==> flow/design.v <==
`timescale 1ns / 1ps
module DFF_synch 
(
    input D,
    input CLK,
    input rst,En,
    output reg Q
);
    always @(posedge CLK ) 
    begin
        if(rst)
            Q <=1'b0;
        else
            if(En)
                Q<=D;
    end 
endmodule
`timescale 1ns / 1ps
module Synch_Reg #(parameter  N=18)
(
    input [N-1:0]D,
    input CLK,
    input RST,En,
    output [N-1:0]Q
);
    genvar i;
    generate
        for(i = 0; i < N; i= i+1)
        begin
            DFF_synch D_FF_S(D[i],CLK,RST,En,Q[i]);   
        end
    endgenerate
endmodule
Step by step through the tools: Synch_Reg
Tool output for the design above, in the order of the flow.
Lines are those of the file above, counted from 1.
Operators: Yosys type, input widths -> output width; for muxes data width and select width s.
The mark - stands for no value.
Inputs
  design top: Synch_Reg
  clock port: CLK
  library: sky130hd
  library corner: tt_025C_1v80

Elaborated design
Source: Yosys, flattened and elaborated, memories not mapped. Widths are those after wreduce; folded enables and synchronous resets count as part of the registers. Registers that Yosys merges into a memory's read port (data or address) are not register bits. Print and check cells do not count. Equal cells are merged and count once.
Storage and ports
  register bits after elaboration: 18
  latch bits: 0
  bits in writable memories: 0
  ROM bits: 0
  word width x clocked read ports: 0
  memory cells: 0
  input bits: 21
  word-level cells: 18
Cells by class
  add/sub/neg operators: 0
  $mul: 0
  divide/modulo/power cells: 0
  magnitude comparators: 0
  eq/ne operators: 0
  shift-type cells: 0
  multiplexer cells: 0
  bitwise gates (word level): 0
  reductions and logical operators: 0

Depth
Longest topological path by Yosys (ltp), each cell counted once; first at word level (registers and memories cut), then after technology mapping (sequential cells cut; the memories' decode and read muxes count).
Depth
  word-level depth: 0
  ABC_AREA: 0
  depth in mapped cells: 4
  depth with buffers taken out: 2

Netlist
The flow's flattened synthesis, as Yosys stat reports it; memories are mapped. The netlist is that of the ABC_AREA named above (0 if unset); the other value can give another one.
Cells by type
  sky130_fd_sc_hd__dfxtp_1: number 18, total area 360.346 um^2
  sky130_fd_sc_hd__mux2i_1: number 18, total area 180.173 um^2
  sky130_fd_sc_hd__buf_4: number 18, total area 135.13 um^2
  sky130_fd_sc_hd__nor2_1: number 18, total area 67.565 um^2
  sky130_fd_sc_hd__buf_12: number 1, total area 20.019 um^2
  sky130_fd_sc_hd__buf_6: number 1, total area 11.261 um^2
  sky130_fd_sc_hd__buf_2: number 1, total area 5.005 um^2
  sky130_fd_sc_hd__clkbuf_2: number 1, total area 5.005 um^2
Synthesis totals
  standard cells after synthesis: 76
  chip area (Yosys): 784.5 um^2
  area of sequential cells: 360.3 um^2
  mapped flip-flops: 18
The figures by module come from a second, unflattened synthesis with its own total; it is not the netlist above.
Second synthesis, totals
  cell total of the unflattened synthesis: 54
  area (unflattened synthesis): 608.1 um^2
Rows give one instance, submodules left out.
Modules
  DFF_synch: instances 18, cells 3, area 33.8 um^2, sequential area 20.0 um^2
  Synch_Reg: instances 1, cells 0, area 0.0 um^2, sequential area 0.0 um^2

Timing after synthesis
Path of least setup slack by OpenSTA after synthesis, without wires, with an ideal clock, recovery checks aside; 20% of the period is set as input and as output delay. Where synthesis merged equal registers, the netlist keeps one of their names.
Timing after synthesis
  path kind: input-to-reg
  from: input En
  to: register genblk1[0].D_FF_S.Q
  clock period: 0.799 ns
  external input delay: 0.160 ns
  setup time: 0.117 ns
  launch time at the first pin: 0.160 ns
  arrival time: 0.643 ns
  data required time: 0.682 ns
  slack: 0.039 ns
  delay of the path: 0.600 ns
  stages: 4
  path buffers: 2
  period reached after synthesis: 0.76 ns
"delay of the path" = arrival - input delay + setup time.
"stages" counts driving pins, that of a launching flip-flop among them; a cell with two outputs on the path counts twice.
"period reached after synthesis" = period - worst setup slack (recovery checks aside). The figure is calculated, with input and output delays left at 20% of the set period.
Between the ends, after synthesis
  cells stage by stage: sky130_fd_sc_hd__buf_6 > sky130_fd_sc_hd__buf_12 > sky130_fd_sc_hd__mux2i_1 > sky130_fd_sc_hd__nor2_1
RTL lines, path after synthesis
  from (decl): line 23  | input RST,En,
  to (assign): line 12  | Q <=1'b0;
  to (assign): line 15  | Q<=D;
  to (decl): line 7  | output reg Q
No chain of elaborated cells between the ends is given.

Worst path after layout
From the final timing report of run 2: the path of least setup slack in the routed layout; clock arrival at registers is part of the times.
Timing post-layout
  path kind: reg-to-output
  from: register genblk1[3].D_FF_S.Q
  to: output Q[3]
  clock period: 1.25 ns
  launch time at the first pin: 0.29 ns
  arrival time: 0.95 ns
  data required time: 1.00 ns
  slack: 0.05 ns
  stages: 2
  path buffers: 1
Between the ends, post-layout
  cells stage by stage: sky130_fd_sc_hd__dfxtp_1 > sky130_fd_sc_hd__dlygate4sd2_1
  cells in the longest elaborated chain: 0
  elaborated cells on any way between the ends: 0
RTL lines, path post-layout
  from (decl): line 7  | output reg Q
  from (assign): line 12  | Q <=1'b0;
  from (assign): line 15  | Q<=D;
  to (decl): line 24  | output [N-1:0]Q

# Flow runs of Synch_Reg

Below are 2 stored runs of the flow (Yosys, OpenROAD; platform sky130hd) on Synch_Reg, each with its settings and what was measured, unordered. Constraints: input delay and output delay 20% of the set period each, output load 0.01 pF.
By "worst setup path time (ns)" is meant the share of the clock period that the worst setup path is allowed (20% is reserved at inputs, 20% at outputs), minus its slack. Clock arrival times at its registers enter into it.
"finish__power__total": no workload was simulated; the value follows from the tool's default switching activity.

Flow files of run 1
==> flow/run.sh <==
#!/bin/bash
# the make line also repeats the synthesis and layout settings of config.mk as NAME=value (left out here)
make -C /OpenROAD-flow-scripts/flow DESIGN_CONFIG=/design/flow/config.mk WORK_HOME=/design/flow/orfs CLKGATE_MAP_FILE= finish
==> flow/config.mk <==
export PLATFORM = sky130hd
export DESIGN_NAME = Synch_Reg
export DESIGN_NICKNAME = Synch_Reg
export VERILOG_FILES = /design/flow/design.v
export SDC_FILE = /design/flow/constraint.sdc
export NUM_CORES = 4
export LEC_CHECK = 0
export ABC_AREA = 1
export CAP_MARGIN = 15
export CELL_PAD_IN_SITES_DETAIL_PLACEMENT = 2
export CELL_PAD_IN_SITES_GLOBAL_PLACEMENT = 1
export CORE_ASPECT_RATIO = 0.7
export CORE_MARGIN = 2
export CORE_UTILIZATION = 53
export GPL_TIMING_DRIVEN = 1
export SETUP_SLACK_MARGIN = 0.14
export SLEW_MARGIN = 20
export TNS_END_PERCENT = 65
==> flow/constraint.sdc <==
create_clock -name core_clock -period 0.631 [get_ports {CLK}]
set_input_delay 0.1262 -clock core_clock [delete_from_list [all_inputs] [get_ports {CLK}]]
set_output_delay 0.1262 -clock core_clock [all_outputs]
set_load 0.01 [all_outputs]

report of run 1: did not finish, place, GPL-0301

Flow files of run 2
==> flow/run.sh <==
#!/bin/bash
# the make line also repeats the synthesis and layout settings of config.mk as NAME=value (left out here)
make -C /OpenROAD-flow-scripts/flow DESIGN_CONFIG=/design/flow/config.mk WORK_HOME=/design/flow/orfs CLKGATE_MAP_FILE= finish
==> flow/config.mk <==
export PLATFORM = sky130hd
export DESIGN_NAME = Synch_Reg
export DESIGN_NICKNAME = Synch_Reg
export VERILOG_FILES = /design/flow/design.v
export SDC_FILE = /design/flow/constraint.sdc
export NUM_CORES = 4
export LEC_CHECK = 0
export ABC_AREA = 0
export CAP_MARGIN = 10
export CELL_PAD_IN_SITES_DETAIL_PLACEMENT = 1
export CORE_MARGIN = 2
export CORE_UTILIZATION = 51
export CTS_CLUSTER_DIAMETER = 202
export CTS_CLUSTER_SIZE = 82
export GPL_ROUTABILITY_DRIVEN = 0
export HOLD_SLACK_MARGIN = 0.17
export SLEW_MARGIN = 15
==> flow/constraint.sdc <==
create_clock -name core_clock -period 1.25 [get_ports {CLK}]
set_input_delay 0.2500 -clock core_clock [delete_from_list [all_inputs] [get_ports {CLK}]]
set_output_delay 0.2500 -clock core_clock [all_outputs]
set_load 0.01 [all_outputs]

report of run 2
yosys chip area after synthesis (um^2): 784.5
finish__design__die__area: 1868.0
finish__design__instance__area__stdcell: 1062.3
finish__timing__setup__ws: 0.054
finish__timing__hold__ws: 0.513
finish__power__total: 1.205e-03
worst setup path time (ns): 0.95
worst setup path kind: reg-to-output
